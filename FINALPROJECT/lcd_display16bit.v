==> flow/design.v <==
module top(clk, sf_ce0, lcd_rs, lcd_rw, lcd_e, lcd_4, lcd_5, lcd_6, lcd_7);
    input clk;  
    output sf_ce0;  
    output lcd_rs;
    output lcd_rw;
    output lcd_7;
    output lcd_6;
    output lcd_5;
    output lcd_4;
    output lcd_e;
    wire [15:0] x,m;
    assign m = 16'hFFFF;
    assign x=m;
    lcd_display ld1 (clk, sf_ce0, lcd_rs, lcd_rw, lcd_e, lcd_4, lcd_5, lcd_6, lcd_7,x);
endmodule
module lcd_display (clk, sf_ce0, lcd_rs, lcd_rw, lcd_e, lcd_4, lcd_5, lcd_6, lcd_7,a);
    parameter k = 18;
    input clk;  
    reg [k+8-1:0] count=0;
    output reg sf_ce0;  
    reg lcd_busy=1;
    reg lcd_stb;
    reg [5:0] lcd_code;
    reg [6:0] lcd_stuff;
    output reg lcd_rs;
    output reg lcd_rw;
    output reg lcd_7;
    output reg lcd_6;
    output reg lcd_5;
    output reg lcd_4;
    output reg lcd_e;
    input [15:0]a;
    reg [3:0]a1;
    always @ (posedge clk) begin
        count <= count + 1;
        sf_ce0 <= 1;
        case (count[k+7:k+2])
            0: lcd_code <= 6'h03;  
            1: lcd_code <= 6'h03;
            2: lcd_code <= 6'h03;
            3: lcd_code <= 6'h02;
            4: lcd_code <= 6'h02;  
            5: lcd_code <= 6'h08;  
            6: lcd_code <= 6'h00;  
            7: lcd_code <= 6'h06;  
            8: lcd_code <= 6'h00;  
            9: lcd_code <= 6'h0C;  
            10: lcd_code <= 6'h00;  
            11: lcd_code <= 6'h01;  
            12: begin lcd_code[5:4] <= 2'h2;  
                    if(a[15:12] > 4'd9)  
                    begin
                        a1 <= a[15:12] - 4'd9;
                        lcd_code[3:0] <= 4'h4;  
                    end
                    else begin
                        a1 <= a[15:12];
                        lcd_code[3:0] <= 4'h3; end  
                    end
            13: lcd_code <= {2'h2, a1} ;  
            14: begin lcd_code[3:0] <= 2'h2;
                if(a[11:8] > 4'd9)
                begin
                    a1 <= a[11:8] - 4'd9;
                    lcd_code[3:0] <= 4'h4;
                end
                else begin
                    a1 <= a[11:8] ;
                    lcd_code[3:0] <= 4'h3; end
                end
            15: lcd_code <= {2'h2, a1} ;  
            16: begin lcd_code[5:4] <= 2'h2;  
                    if(a[7:4] > 4'd9)  
                    begin
                        a1 <= a[7:4] - 4'd9;
                        lcd_code[3:0] <= 4'h4;  
                    end
                    else begin
                        a1 <= a[7:4];
                        lcd_code[3:0] <= 4'h3; end  
                    end
            17: lcd_code <= {2'h2, a1} ;  
            18: begin lcd_code[3:0] <= 2'h2;
                if(a[3:0] > 4'd9)
                begin
                    a1 <= a[3:0] - 4'd9;
                    lcd_code[3:0] <= 4'h4;
                end
                else begin
                    a1 <= a[3:0] ;
                    lcd_code[3:0] <= 4'h3; end
                end
            19: lcd_code <= {2'h2, a1} ;
           default: lcd_code <= 6'h10;
        endcase
        lcd_stb <= ^count[k+1:k+0] & ~lcd_rw & lcd_busy;  
        lcd_stuff <= {lcd_stb,lcd_code};
        {lcd_e,lcd_rs,lcd_rw,lcd_7,lcd_6,lcd_5,lcd_4} <= lcd_stuff;
    end
endmodule
## Reports on top

The steps from the RTL of top to its reports follow in flow order.
Line numbers count from 1 in the design file above.
Operators: Yosys type, input widths -> output width; for muxes data width and select width s.
Library cell names are shortened.
The mark - stands for no value.

| inputs | value |
|---|---|
| design top | top |
| clock | clk |
| library | sky130hd |
| corner | tt_025C_1v80 |

## After elaboration

Source: Yosys, flattened and elaborated, memories not mapped. Widths are those after wreduce. Registers that Yosys merges into a memory's read port (data or address) are not register bits. Print and check cells do not count. Equal cells are merged and count once.

| bit counts | value |
|---|---|
| bits in registers | 47 |
| bits in latches | 0 |
| bits in writable memories | 0 |
| memory bits (read-only) | 0 |
| clocked read ports x word width | 0 |
| memories kept | 0 |
| input port bits | 1 |
| output and inout bits | 8 |

| cells by class | value |
|---|---|
| add/subtract/negate cells | 1 |
| multiply operators | 0 |
| div/mod/pow operators | 0 |
| order comparisons | 0 |
| equality and inequality tests | 19 |
| shift-type cells | 0 |
| muxes and demuxes | 2 |
| bitwise operators | 2 |
| reduce/logical cells | 9 |

Operators with widths:

| cell | number |
|---|---|
| $eq 6x4->1 const B | 8 |
| $pmux 4 s7 | 1 |
| $add 26x1->26 const B | 1 |
| $eq 6x3->1 const B | 4 |
| $eq 6x5->1 const B | 4 |
| $reduce_or 12->1 | 1 |
| $eq 6x2->1 const B | 2 |
| $eq 6x1->1 const B | 1 |
| $logic_not 6->1 | 1 |
| $reduce_or 6->1 | 1 |
| $pmux 2 s3 | 1 |
| $reduce_or 5->1 | 1 |
| $reduce_or 2->1 | 2 |
| $reduce_or 4->1 | 1 |
| $reduce_or 3->1 | 1 |
| $reduce_xor 2->1 | 1 |
| $and 1x1->1 | 1 |
| $not 1->1 | 1 |

## Longest topological paths

Longest topological path by Yosys (ltp), each cell counted once; first at word level (registers and memories cut), then after technology mapping (sequential cells cut; the memories' decode and read muxes count).

| logic depth | value |
|---|---|
| depth after elaboration | 3 |
| ABC_AREA | 0 |
| mapped depth | 5 |
| depth with buffers taken out | 5 |

## Netlist

Yosys stat after the flow's synthesis: flattened, memories mapped to cells. It holds for the ABC_AREA given above (unset counts as 0); a run with the other value may have another netlist.

| synthesis totals | value |
|---|---|
| cell count | 153 |
| cell area after synthesis | 1685.4 sq um |
| sequential part of the area | 960.9 sq um |
| mapped flip-flops | 47 |
| buffers | 8 |

Cells by type:

| cell | number | total area (sq um) |
|---|---|---|
| dfxtp_1 | 45 | 900.864 |
| xnor2_1 | 22 | 192.685 |
| edfxtp_1 | 2 | 60.058 |
| nand3_1 | 11 | 55.053 |
| nand2_1 | 14 | 52.55 |
| nand4_4 | 2 | 42.541 |
| xor2_1 | 4 | 35.034 |
| nor2_1 | 9 | 33.782 |
| nand4_1 | 5 | 31.28 |
| and4_1 | 3 | 26.275 |
| ha_1 | 2 | 25.024 |
| buf_6 | 2 | 22.522 |
| nor4_4 | 1 | 21.27 |
| a21oi_1 | 4 | 20.019 |
| and3_1 | 3 | 18.768 |
| nor3_4 | 1 | 16.266 |
| clkbuf_1 | 4 | 15.014 |
| inv_1 | 4 | 15.014 |

Other cell types: 13; their cells: 15.
By module: a second synthesis without flattening, with its own total; a netlist apart from the flattened one above.

| second synthesis, totals | value |
|---|---|
| cell total of the unflattened synthesis | 247 |
| area (unflattened synthesis) | 2393.5 sq um |

Each row is one instance without its submodules.

By module:

| module | instances | cells | area (sq um) | sequential area (sq um) |
|---|---|---|---|---|
| lcd_display | 1 | 246 | 2389.8 | 1081.0 |
| top | 1 | 1 | 3.8 | 0.0 |

## Worst setup path after synthesis

Source: OpenSTA report_checks on the synthesized netlist (no wires, ideal clock, input and output delay 20% of the period each), path of least setup slack; recovery checks are left aside. Register names are those of the netlist, which keeps one name where synthesis merged equal registers.

| path after synthesis | value |
|---|---|
| path type | reg2reg |
| from | register ld1.count[0] |
| to | register ld1.count[24] |
| period | 2110 ps |
| setup time | 126 ps |
| time at the first pin | 0 ps |
| arrival time | 1232 ps |
| data required time | 1984 ps |
| slack | 752 ps |
| delay of the path | 1358 ps |
| stages | 6 |
| period reached after synthesis | 1358 ps |

"delay of the path" = arrival - input delay + setup time.
"stages" counts driving pins, that of a launching flip-flop among them; a cell with two outputs on the path counts twice.
"period reached after synthesis" = period - worst setup slack (recovery checks aside). The figure is calculated, with input and output delays left at 20% of the set period.
The rows between start and end are the longest chain of elaborated cells between them; the timing report does not say that the signal goes this way. Where chains are equally long, one stands for them.
A line is the first line of the expression or statement that the cell stems from. Yosys adds cells for indexed reads and writes and turns some case tables into memories.

| between the ends, after synthesis | value |
|---|---|
| cell sequence | dfxtp_1 ha_1 inv_1 nor3_4 nand4_1 xnor2_1 |
| length of the longest elaborated chain | 1 |

Ends and longest elaborated chain, after synthesis:

| item | line | text |
|---|---|---|
| from (decl) | 19 | `reg [k+8-1:0] count=0;` |
| from (assign) | 35 | `count <= count + 1;` |
| $add 26x1->26 | 35 |  |
| to (assign) | 35 |  |
| to (decl) | 19 |  |

## Path in the finished layout

From the final timing report of entry A: the path of least setup slack in the routed layout; clock arrival at registers is part of the times.
The report prints the path's times to 10 ps; the period is as set.

| path post-layout | value |
|---|---|
| path type | reg2out |
| from | register ld1.lcd_rw |
| to | output lcd_rw |
| period | 1670 ps |
| external output delay | 330 ps |
| time at the first pin | 350 ps |
| arrival time | 1250 ps |
| data required time | 1340 ps |
| slack | 80 ps |
| stages | 2 |

| between the ends, post-layout | value |
|---|---|
| cell sequence | dfxtp_1 clkdlybuf4s50_1 |
| length of the longest elaborated chain | 0 |

Ends and longest elaborated chain, post-layout:

| item | line | text |
|---|---|---|
| from (decl) | 26 | `output reg lcd_rw;` |
| to (decl) | 5 | `output lcd_rw;` |

Hand-over note for top

2 stored runs of top in the flow (synthesis by Yosys, layout by OpenROAD, sky130hd cells), in arbitrary order. Constraints: input delay and output delay 20% of the set period each, output load 0.01 pF.
"time on the worst setup path" = time allowed to the worst setup path (clock period - input delay - output delay, where it has them) - its slack; a late launch clock adds to it, a late capture clock takes from it.
"total design power" rests on the timing tool's default activity at the inputs, not on a simulated workload.
"time on the worst setup path" is given in steps of 10 ps.

## Entry A

==> flow/run.sh <==
#!/bin/bash
# the make line also repeats the synthesis and layout settings of config.mk as NAME=value (left out here)
make -C /OpenROAD-flow-scripts/flow DESIGN_CONFIG=/design/flow/config.mk WORK_HOME=/design/flow/orfs CLKGATE_MAP_FILE= finish
==> flow/config.mk <==
export PLATFORM = sky130hd
export DESIGN_NAME = top
export DESIGN_NICKNAME = top
export VERILOG_FILES = /design/flow/design.v
export SDC_FILE = /design/flow/constraint.sdc
export NUM_CORES = 4
export LEC_CHECK = 0
export CAP_MARGIN = 20
export CORE_MARGIN = 2
export CORE_UTILIZATION = 55
export SLEW_MARGIN = 20
==> flow/constraint.sdc <==
create_clock -name core_clock -period 1.67 [get_ports {clk}]
set_input_delay 0.3340 -clock core_clock [delete_from_list [all_inputs] [get_ports {clk}]]
set_output_delay 0.3340 -clock core_clock [all_outputs]
set_load 0.01 [all_outputs]

| result of entry A | value |
|---|---|
| worst setup slack after layout | 84 ps |
| post-layout utilization | 62.6% |
| total design power | 1922 uW |
| worst hold slack in the final report | 341 ps |
| chip area after synthesis (Yosys) | 1685.4 sq um |
| time on the worst setup path | 1250 ps |
| critical path type | reg2out |
| area of the die | 3523.0 sq um |

## Entry B

==> flow/run.sh <==
#!/bin/bash
# the make line also repeats the synthesis and layout settings of config.mk as NAME=value (left out here)
make -C /OpenROAD-flow-scripts/flow DESIGN_CONFIG=/design/flow/config.mk WORK_HOME=/design/flow/orfs CLKGATE_MAP_FILE= finish
==> flow/config.mk <==
export PLATFORM = sky130hd
export DESIGN_NAME = top
export DESIGN_NICKNAME = top
export VERILOG_FILES = /design/flow/design.v
export SDC_FILE = /design/flow/constraint.sdc
export NUM_CORES = 4
export LEC_CHECK = 0
export ABC_AREA = 1
export CAP_MARGIN = 40
export CELL_PAD_IN_SITES_DETAIL_PLACEMENT = 0
export CELL_PAD_IN_SITES_GLOBAL_PLACEMENT = 1
export CORE_MARGIN = 7
export CORE_UTILIZATION = 20
export GPL_TIMING_DRIVEN = 1
export PLACE_DENSITY = 0.61
export SETUP_SLACK_MARGIN = 0.33
export SLEW_MARGIN = 5
export TNS_END_PERCENT = 95
==> flow/constraint.sdc <==
create_clock -name core_clock -period 1.38 [get_ports {clk}]
set_input_delay 0.2760 -clock core_clock [delete_from_list [all_inputs] [get_ports {clk}]]
set_output_delay 0.2760 -clock core_clock [all_outputs]
set_load 0.01 [all_outputs]

| result of entry B | value |
|---|---|
| worst setup slack after layout | 234 ps |
| post-layout utilization | 31.1% |
| total design power | 2359 uW |
| worst hold slack in the final report | 330 ps |
| chip area after synthesis (Yosys) | 1873.0 sq um |
| time on the worst setup path | 1150 ps |
| critical path type | reg2reg |
| area of the die | 12271.1 sq um |

End of note.
